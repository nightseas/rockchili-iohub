==> flow/design.v <==
module spi_slave(
clk_sys_i,
rst_n_i,
spi_sclk_i,
spi_mosi_i,
spi_miso_o,
spi_cs_n_i,
mm_m_addr_o,
mm_m_wdata_o,
mm_m_rdata_i,
mm_m_we_o
);
parameter MM_ADDR_WIDTH = 8;
parameter MM_DATA_WIDTH = 16;
parameter DUMMY_DATA 	= 0;
parameter STATE_IDLE	= 6'b00_0001;
parameter STATE_ADDR	= 6'b00_0010;
parameter STATE_WRITE	= 6'b00_0100;
parameter STATE_READ	= 6'b00_1000;
parameter STATE_W_DONE	= 6'b01_0000;
parameter STATE_R_DONE	= 6'b10_0000;
input clk_sys_i, rst_n_i;
input spi_sclk_i, spi_mosi_i, spi_cs_n_i;
output spi_miso_o;
output[MM_ADDR_WIDTH-1:0] mm_m_addr_o;
output[MM_DATA_WIDTH-1:0] mm_m_wdata_o;
input[MM_DATA_WIDTH-1:0] mm_m_rdata_i;
output mm_m_we_o;
reg[2:0] sync_spi_sclk, sync_spi_cs_n;
reg[1:0] sync_spi_mosi;
reg spi_miso;
wire[MM_ADDR_WIDTH-1:0] mm_m_addr_o;
wire[MM_DATA_WIDTH-1:0] mm_m_wdata_o;
wire[MM_DATA_WIDTH-1:0] mm_m_rdata_i;
reg mm_m_we_o;
reg[4:0] spi_addr_cnt;
reg[5:0] spi_wdata_cnt, spi_rdata_cnt;
reg[5:0] spi_main_fsm;
reg[MM_ADDR_WIDTH-1:0] spi_addr_buf;
reg[MM_DATA_WIDTH-1:0] spi_wdata_buf;
always @(posedge clk_sys_i, negedge rst_n_i)
begin
	if(!rst_n_i) begin
		sync_spi_sclk <= 2'b00;
		sync_spi_mosi <= 2'b00;
		sync_spi_cs_n <= 2'b00;
	end
	else begin
		sync_spi_sclk[2] <= sync_spi_sclk[1];
		sync_spi_sclk[1] <= sync_spi_sclk[0];
		sync_spi_sclk[0] <= spi_sclk_i;
		sync_spi_mosi[1] <= sync_spi_mosi[0];
		sync_spi_mosi[0] <= spi_mosi_i;
		sync_spi_cs_n[2] <= sync_spi_cs_n[1];
		sync_spi_cs_n[1] <= sync_spi_cs_n[0];
		sync_spi_cs_n[0] <= spi_cs_n_i;
	end
end
always @(posedge clk_sys_i, negedge rst_n_i)
begin
	if(!rst_n_i) begin
		spi_main_fsm <= STATE_IDLE;
		spi_addr_cnt <= 0;
		spi_wdata_cnt <= 0;
		spi_rdata_cnt <= 0;
		spi_addr_buf <= 0;
		spi_wdata_buf <= 0;
	end
	else if(sync_spi_cs_n[1] == 1'b1) begin
		spi_main_fsm <= STATE_IDLE;
	end
	else begin
		case(spi_main_fsm)
			STATE_IDLE:
			begin
				if(sync_spi_cs_n[2:1] == 2'b10) begin
					spi_main_fsm <= STATE_ADDR;
				end
				spi_addr_cnt <= 0;
				spi_wdata_cnt <= 0;
				spi_rdata_cnt <= 0;
				spi_addr_buf <= 0;
				spi_wdata_buf <= 0;
			end
			STATE_ADDR:
			begin
				if(spi_addr_cnt == MM_ADDR_WIDTH) begin
					if(spi_addr_buf[7] == 1'b1)
						spi_main_fsm <= STATE_READ;
					else
						spi_main_fsm <= STATE_WRITE;
				end
				else if(sync_spi_sclk[2:1] == 2'b01) begin
					spi_addr_buf[MM_ADDR_WIDTH-1-spi_addr_cnt] <= sync_spi_mosi[1];
					spi_addr_cnt <= spi_addr_cnt + 1'b1;
				end
			end
			STATE_WRITE:
			begin
				if(spi_wdata_cnt == MM_DATA_WIDTH) begin
					spi_main_fsm <= STATE_W_DONE;
				end
				else if(sync_spi_sclk[2:1] == 2'b01) begin
					spi_wdata_buf[MM_DATA_WIDTH-1-spi_wdata_cnt] <= sync_spi_mosi[1];
					spi_wdata_cnt <= spi_wdata_cnt + 1'b1;
				end
			end
			STATE_READ:
			begin
				if(spi_rdata_cnt == MM_DATA_WIDTH) begin
					spi_main_fsm <= STATE_R_DONE;
				end
				else if(sync_spi_sclk[2:1] == 2'b01) begin				
					spi_rdata_cnt <= spi_rdata_cnt + 1'b1;
				end
			end
			STATE_W_DONE:
			begin
				spi_main_fsm <= STATE_IDLE;
			end
			STATE_R_DONE:
			begin
				spi_main_fsm <= STATE_IDLE;
			end
			default:
			begin
				spi_main_fsm <= STATE_IDLE;
			end
		endcase
	end
end
always @(posedge clk_sys_i, negedge rst_n_i)
begin
	if(!rst_n_i) begin
		spi_miso <= 0;
	end
	else if(spi_main_fsm == STATE_IDLE) begin
		spi_miso <= 0;
	end
	else begin
		if(spi_main_fsm == STATE_READ && sync_spi_sclk[2:1] == 2'b10 && spi_rdata_cnt < MM_DATA_WIDTH)			
			spi_miso <= mm_m_rdata_i[MM_DATA_WIDTH-1-spi_rdata_cnt];					
		else
			spi_miso <= spi_miso;
	end
end
always @(posedge clk_sys_i, negedge rst_n_i)
begin
	if(!rst_n_i) begin
		mm_m_we_o <= 0;
	end
	else begin
		if(spi_main_fsm == STATE_W_DONE)
			mm_m_we_o <= 1;
		else
			mm_m_we_o <= 0;
	end
end
always @(posedge clk_sys_i, negedge rst_n_i)
begin
	if(!rst_n_i) begin
	end
	else begin
	end
end
assign mm_m_addr_o[MM_ADDR_WIDTH-1:0] = {1'b0, spi_addr_buf[MM_ADDR_WIDTH-2:0]};
assign mm_m_wdata_o[MM_DATA_WIDTH-1:0] = spi_wdata_buf[MM_DATA_WIDTH-1:0];
assign spi_miso_o = spi_cs_n_i ? 1'bz : spi_miso;
endmodule
; ---- Tool chain data of spi_slave
; What the tools print for spi_slave, step after step.
; Lines are those of the file above, counted from 1.
; Not given: n/a
[inputs]
top_module = spi_slave
clock_port = clk_sys_i
lib = sky130hd
lib_corner = tt_025C_1v80

; ---- Word level
; Source: Yosys, flattened and elaborated, memories not mapped. Widths are those after wreduce. Registers that Yosys merges into a memory's read port (data or address) are not register bits. Print and check cells do not count. Equal cells are merged and count once.
[classes]
addsub = 8
cmp = 1
n_eq = 21
shift = 5
muxes = 26
n_logic = 7
n_reduce_logical = 10
[ops]
columns = cell, count
row1 = 32-bit negator with 33-bit output, 2
row2 = 6-bit two-way mux, 9
row3 = 1-bit by 33-bit variable shift with 16-bit output, 1
row4 = 1-bit by 33-bit variable shift with 8-bit output, 1
row5 = 1-bit by 33-bit variable shift with 16-bit output with constant A, 1
row6 = 1-bit by 33-bit variable shift with 8-bit output with constant A, 1
row7 = 16-bit parallel mux with 2-bit select, 1
row8 = 16-bit two-way mux, 2
row9 = 6-bit parallel mux with 4-bit select, 1
row10 = 6-bit parallel mux with 2-bit select, 2
row11 = 6-bit by 5-bit == test with 1-bit output with constant B, 3
row12 = 16-bit bitwise AND, 1
row13 = 16-bit bitwise OR, 1
row14 = 16-bit by 7-bit variable part select with 1-bit output, 1
row15 = 16-bit NOT, 1
row16 = 4-bit AND reduction, 4
row17 = 8-bit parallel mux with 2-bit select, 1
row18 = 8-bit two-way mux, 2
row19 = 4-bit by 6-bit subtractor with 7-bit output with constant A, 2
row20 = 2-bit != test with constant B, 6
row21 = 3-bit != test with constant B, 4
row22 = 6-bit by 1-bit adder with 6-bit output with constant B, 2
row23 = 5-bit parallel mux with 2-bit select, 1
row24 = 5-bit two-way mux, 2
row25 = 2-bit nonzero test, 4
row26 = 8-bit bitwise AND, 1
row27 = 8-bit bitwise OR, 1
row28 = 8-bit NOT, 1
; Other operator kinds: 14; their cells: 19.
[bits]
ff_bits = 57

; ---- Longest topological paths
; Yosys ltp: most cells in a row. Word level: on the elaborated netlist, between registers, memories and ports. Mapped: between sequential cells and ports; inverters and the memories' decode and read muxes count.
[depth]
depth_word = 9
ABC_AREA = 0
ltp_mapped = 13
depth_no_buf = 11

; ---- Mapped cells and area
; The flow's flattened synthesis, as Yosys stat reports it; memories are mapped. The netlist is that of the ABC_AREA named above (0 if unset); the other value can give another one.
; Totals and module areas in this step are rounded.
[synth_totals]
cells = 399
area_mm2 = 0.00376
seq_area_mm2 = 0.00143
ffs = 57
buf_cells = 31
[types]
columns = cell, count, area_total_um2
row1 = sky130_fd_sc_hd__dfrtp_1, 56, 1.4E+03
row2 = sky130_fd_sc_hd__ha_1, 26, 325.312
row3 = sky130_fd_sc_hd__o21ai_0, 38, 190.182
row4 = sky130_fd_sc_hd__nand2_1, 46, 172.666
row5 = sky130_fd_sc_hd__mux4_1, 4, 105.101
row6 = sky130_fd_sc_hd__nand4_1, 16, 100.096
row7 = sky130_fd_sc_hd__inv_1, 20, 75.072
row8 = sky130_fd_sc_hd__o211ai_1, 10, 75.072
row9 = sky130_fd_sc_hd__buf_4, 8, 60.058
row10 = sky130_fd_sc_hd__nor2_1, 15, 56.304
row11 = sky130_fd_sc_hd__clkbuf_1, 14, 52.55
row12 = sky130_fd_sc_hd__xnor2_1, 6, 52.55
row13 = sky130_fd_sc_hd__mux2i_1, 5, 50.048
row14 = sky130_fd_sc_hd__nand3_1, 10, 50.048
row15 = sky130_fd_sc_hd__a31oi_1, 7, 43.792
row16 = sky130_fd_sc_hd__nand2b_1, 7, 43.792
row17 = sky130_fd_sc_hd__or3_1, 7, 43.792
row18 = sky130_fd_sc_hd__and4b_1, 4, 40.038
; Not listed: further types 47, cells in them 100.

; ---- Path before layout
; Path of least setup slack by OpenSTA after synthesis, without wires, with an ideal clock, recovery checks aside; 20% of the period is set as input and as output delay. Where synthesis merged equal registers, the netlist keeps one of their names.
[synth_timing]
path_kind = register -> register
start = register spi_wdata_cnt[4]
end = register spi_wdata_buf[1]
clock_period_ps = 3060
setup_time_ps = 132
t_arrival_ps = 2664
path_slack_ps = 264
path_delay_ps = 2796
path_stages = 13
period_less_setup_slack_ps = 2796
; "path_delay_ps" is the arrival time less input delay plus setup time.
; "path_stages": output pins that drive a net of the path, with the launching flip-flop's if there is one; two outputs of one cell count as two.
; "period_less_setup_slack_ps" = period - worst setup slack (recovery checks aside). The figure is calculated, with input and output delays left at 20% of the set period.
; The rows between start and end are the longest chain of elaborated cells between them; the timing report does not say that the signal goes this way. Where chains are equally long, one stands for them.
; Each line given opens the expression or statement behind the cell; cells for indexed reads and writes are added by Yosys, which also makes memories of some case tables.
; A register here has more assigning lines than the two given.
; Where a signal picks the word or bit written, the line may be left out of the assigning lines.
[synth_between]
cell_sequence = sky130_fd_sc_hd__dfrtp_1 sky130_fd_sc_hd__buf_6 sky130_fd_sc_hd__inv_1 sky130_fd_sc_hd__ha_1 sky130_fd_sc_hd__buf_2 sky130_fd_sc_hd__nand2_1 sky130_fd_sc_hd__ha_1 sky130_fd_sc_hd__nor4bb_1 sky130_fd_sc_hd__nand4_1 sky130_fd_sc_hd__nor4_4 sky130_fd_sc_hd__o21ai_2 sky130_fd_sc_hd__o311ai_2 sky130_fd_sc_hd__o21ai_1
elab_chain_len = 9
[synth_lines]
columns = item, line
row1 = "start, declared", 37  ; reg[5:0] spi_wdata_cnt, spi_rdata_cnt;
row2 = "start, assigned", 64  ; spi_wdata_cnt <= 0;
row3 = "start, assigned", 105  ; spi_wdata_cnt <= spi_wdata_cnt + 1'b1;
row4 = 4-bit by 6-bit subtractor with 7-bit output, 104  ; spi_wdata_buf[MM_DATA_WIDTH-1-spi_wdata_cnt] <= sync_spi_mosi[1];
row5 = 32-bit negator with 33-bit output, 104
row6 = 1-bit by 33-bit variable shift with 16-bit output, 104
row7 = 16-bit NOT, 104
row8 = 16-bit bitwise AND, 104
row9 = 16-bit bitwise OR, 104
row10 = 16-bit two-way mux, 103  ; else if(sync_spi_sclk[2:1] == 2'b01) begin
row11 = 16-bit two-way mux, 100  ; if(spi_wdata_cnt == MM_DATA_WIDTH) begin
row12 = 16-bit parallel mux with 2-bit select, 73  ; case(spi_main_fsm)
row13 = "end, assigned", 67  ; spi_wdata_buf <= 0;
row14 = "end, assigned", 83  ; spi_wdata_buf <= 0;
row15 = "end, declared", 40  ; reg[MM_DATA_WIDTH-1:0] spi_wdata_buf;

; ---- Path in the finished layout
; From the final timing report of stored run 1: the path of least setup slack in the routed layout; clock arrival at registers is part of the times.
; The report prints the path's times to 10 ps; the period is as set.
[layout_timing]
path_kind = register -> register
start = register spi_wdata_cnt[4]
end = register spi_wdata_buf[13]
clock_period_ps = 2190
setup_time_ps = 120
t_arrival_ps = 2910
path_slack_ps = -520
path_stages = 14
; The rows between start and end are the longest chain of elaborated cells between them; the timing report does not say that the signal goes this way. Where chains are equally long, one stands for them.
; A register here has more assigning lines than the two given.
; Where a signal picks the word or bit written, the line may be left out of the assigning lines.
[layout_between]
cell_sequence = sky130_fd_sc_hd__dfrtp_2 sky130_fd_sc_hd__nor2b_4 sky130_fd_sc_hd__and4_4 sky130_fd_sc_hd__nand2_4 sky130_fd_sc_hd__ha_4 sky130_fd_sc_hd__nor4b_4 sky130_fd_sc_hd__buf_4 sky130_fd_sc_hd__nand4_1 sky130_fd_sc_hd__buf_4 sky130_fd_sc_hd__nor3_4 sky130_fd_sc_hd__buf_6 sky130_fd_sc_hd__nand2_2 sky130_fd_sc_hd__o211ai_1 sky130_fd_sc_hd__o211ai_1
elab_chain_len = 9
[layout_lines]
columns = item, line
row1 = "start, declared", 37  ; reg[5:0] spi_wdata_cnt, spi_rdata_cnt;
row2 = "start, assigned", 64  ; spi_wdata_cnt <= 0;
row3 = "start, assigned", 105  ; spi_wdata_cnt <= spi_wdata_cnt + 1'b1;
row4 = 4-bit by 6-bit subtractor with 7-bit output, 104  ; spi_wdata_buf[MM_DATA_WIDTH-1-spi_wdata_cnt] <= sync_spi_mosi[1];
row5 = 32-bit negator with 33-bit output, 104
row6 = 1-bit by 33-bit variable shift with 16-bit output, 104
row7 = 16-bit NOT, 104
row8 = 16-bit bitwise AND, 104
row9 = 16-bit bitwise OR, 104
row10 = 16-bit two-way mux, 103  ; else if(sync_spi_sclk[2:1] == 2'b01) begin
row11 = 16-bit two-way mux, 100  ; if(spi_wdata_cnt == MM_DATA_WIDTH) begin
row12 = 16-bit parallel mux with 2-bit select, 73  ; case(spi_main_fsm)
row13 = "end, assigned", 67  ; spi_wdata_buf <= 0;
row14 = "end, assigned", 83  ; spi_wdata_buf <= 0;
row15 = "end, declared", 40  ; reg[MM_DATA_WIDTH-1:0] spi_wdata_buf;

Flow measurements of spi_slave on sky130hd: 2 stored runs with different settings, listed in no order. Input and output delays are each 20% of the period that was set; the output load is 0.01 pF.
"timing.achieved_period_ps" = clock period - worst setup slack. The figure is calculated, with input and output delays left at 20% of the set period.
"worst_path_ps" means the part of the period allowed to the worst setup path (the constraints hold back 20% at inputs and 20% at outputs) less its slack; where the path has registers, the arrival times of their clocks count too.
"fin_power_mw" is the tool's figure for a default switching activity; nothing was simulated.
"worst_path_ps" is known to 10 ps.
Results are given in rounded form.

# stored run 1
==> flow/run.sh <==
#!/bin/bash
# the make line also repeats the synthesis and layout settings of config.mk as NAME=value (left out here)
make -C /OpenROAD-flow-scripts/flow DESIGN_CONFIG=/design/flow/config.mk WORK_HOME=/design/flow/orfs CLKGATE_MAP_FILE= finish
==> flow/config.mk <==
export PLATFORM = sky130hd
export DESIGN_NAME = spi_slave
export DESIGN_NICKNAME = spi_slave
export VERILOG_FILES = /design/flow/design.v
export SDC_FILE = /design/flow/constraint.sdc
export NUM_CORES = 4
export LEC_CHECK = 0
export CAP_MARGIN = 20
export CELL_PAD_IN_SITES_DETAIL_PLACEMENT = 0
export CORE_MARGIN = 2
export CORE_UTILIZATION = 21
export CTS_CLUSTER_DIAMETER = 383
export GPL_ROUTABILITY_DRIVEN = 1
export SETUP_SLACK_MARGIN = 0.45
export SLEW_MARGIN = 20
export TNS_END_PERCENT = 40
==> flow/constraint.sdc <==
create_clock -name core_clock -period 2.19 [get_ports {clk_sys_i}]
set_input_delay 0.4380 -clock core_clock [delete_from_list [all_inputs] [get_ports {clk_sys_i}]]
set_output_delay 0.4380 -clock core_clock [all_outputs]
set_load 0.01 [all_outputs]

==> stored run 1: results <==
synth_chip_area_mm2=0.00376
final_die_area_mm2=0.019
finalCellArea_mm2=0.00554
final_setup_ws_ps=-515
fin_power_mw=2.77
timing.achieved_period_ps=2705
worst_path_ps=2710
critical_path_kind="register -> register"

# stored run 2
==> flow/run.sh <==
#!/bin/bash
# the make line also repeats the synthesis and layout settings of config.mk as NAME=value (left out here)
make -C /OpenROAD-flow-scripts/flow DESIGN_CONFIG=/design/flow/config.mk WORK_HOME=/design/flow/orfs CLKGATE_MAP_FILE= finish
==> flow/config.mk <==
export PLATFORM = sky130hd
export DESIGN_NAME = spi_slave
export DESIGN_NICKNAME = spi_slave
export VERILOG_FILES = /design/flow/design.v
export SDC_FILE = /design/flow/constraint.sdc
export NUM_CORES = 4
export LEC_CHECK = 0
export CAP_MARGIN = 20
export CORE_MARGIN = 2
export CORE_UTILIZATION = 40
export SETUP_SLACK_MARGIN = 0.03
export SLEW_MARGIN = 20
==> flow/constraint.sdc <==
create_clock -name core_clock -period 2.83 [get_ports {clk_sys_i}]
set_input_delay 0.5660 -clock core_clock [delete_from_list [all_inputs] [get_ports {clk_sys_i}]]
set_output_delay 0.5660 -clock core_clock [all_outputs]
set_load 0.01 [all_outputs]

==> stored run 2: results <==
synth_chip_area_mm2=0.00376
final_die_area_mm2=0.0102
finalCellArea_mm2=0.00478
final_setup_ws_ps=160
fin_power_mw=1.68
timing.achieved_period_ps=2670
worst_path_ps=2670
critical_path_kind="register -> register"
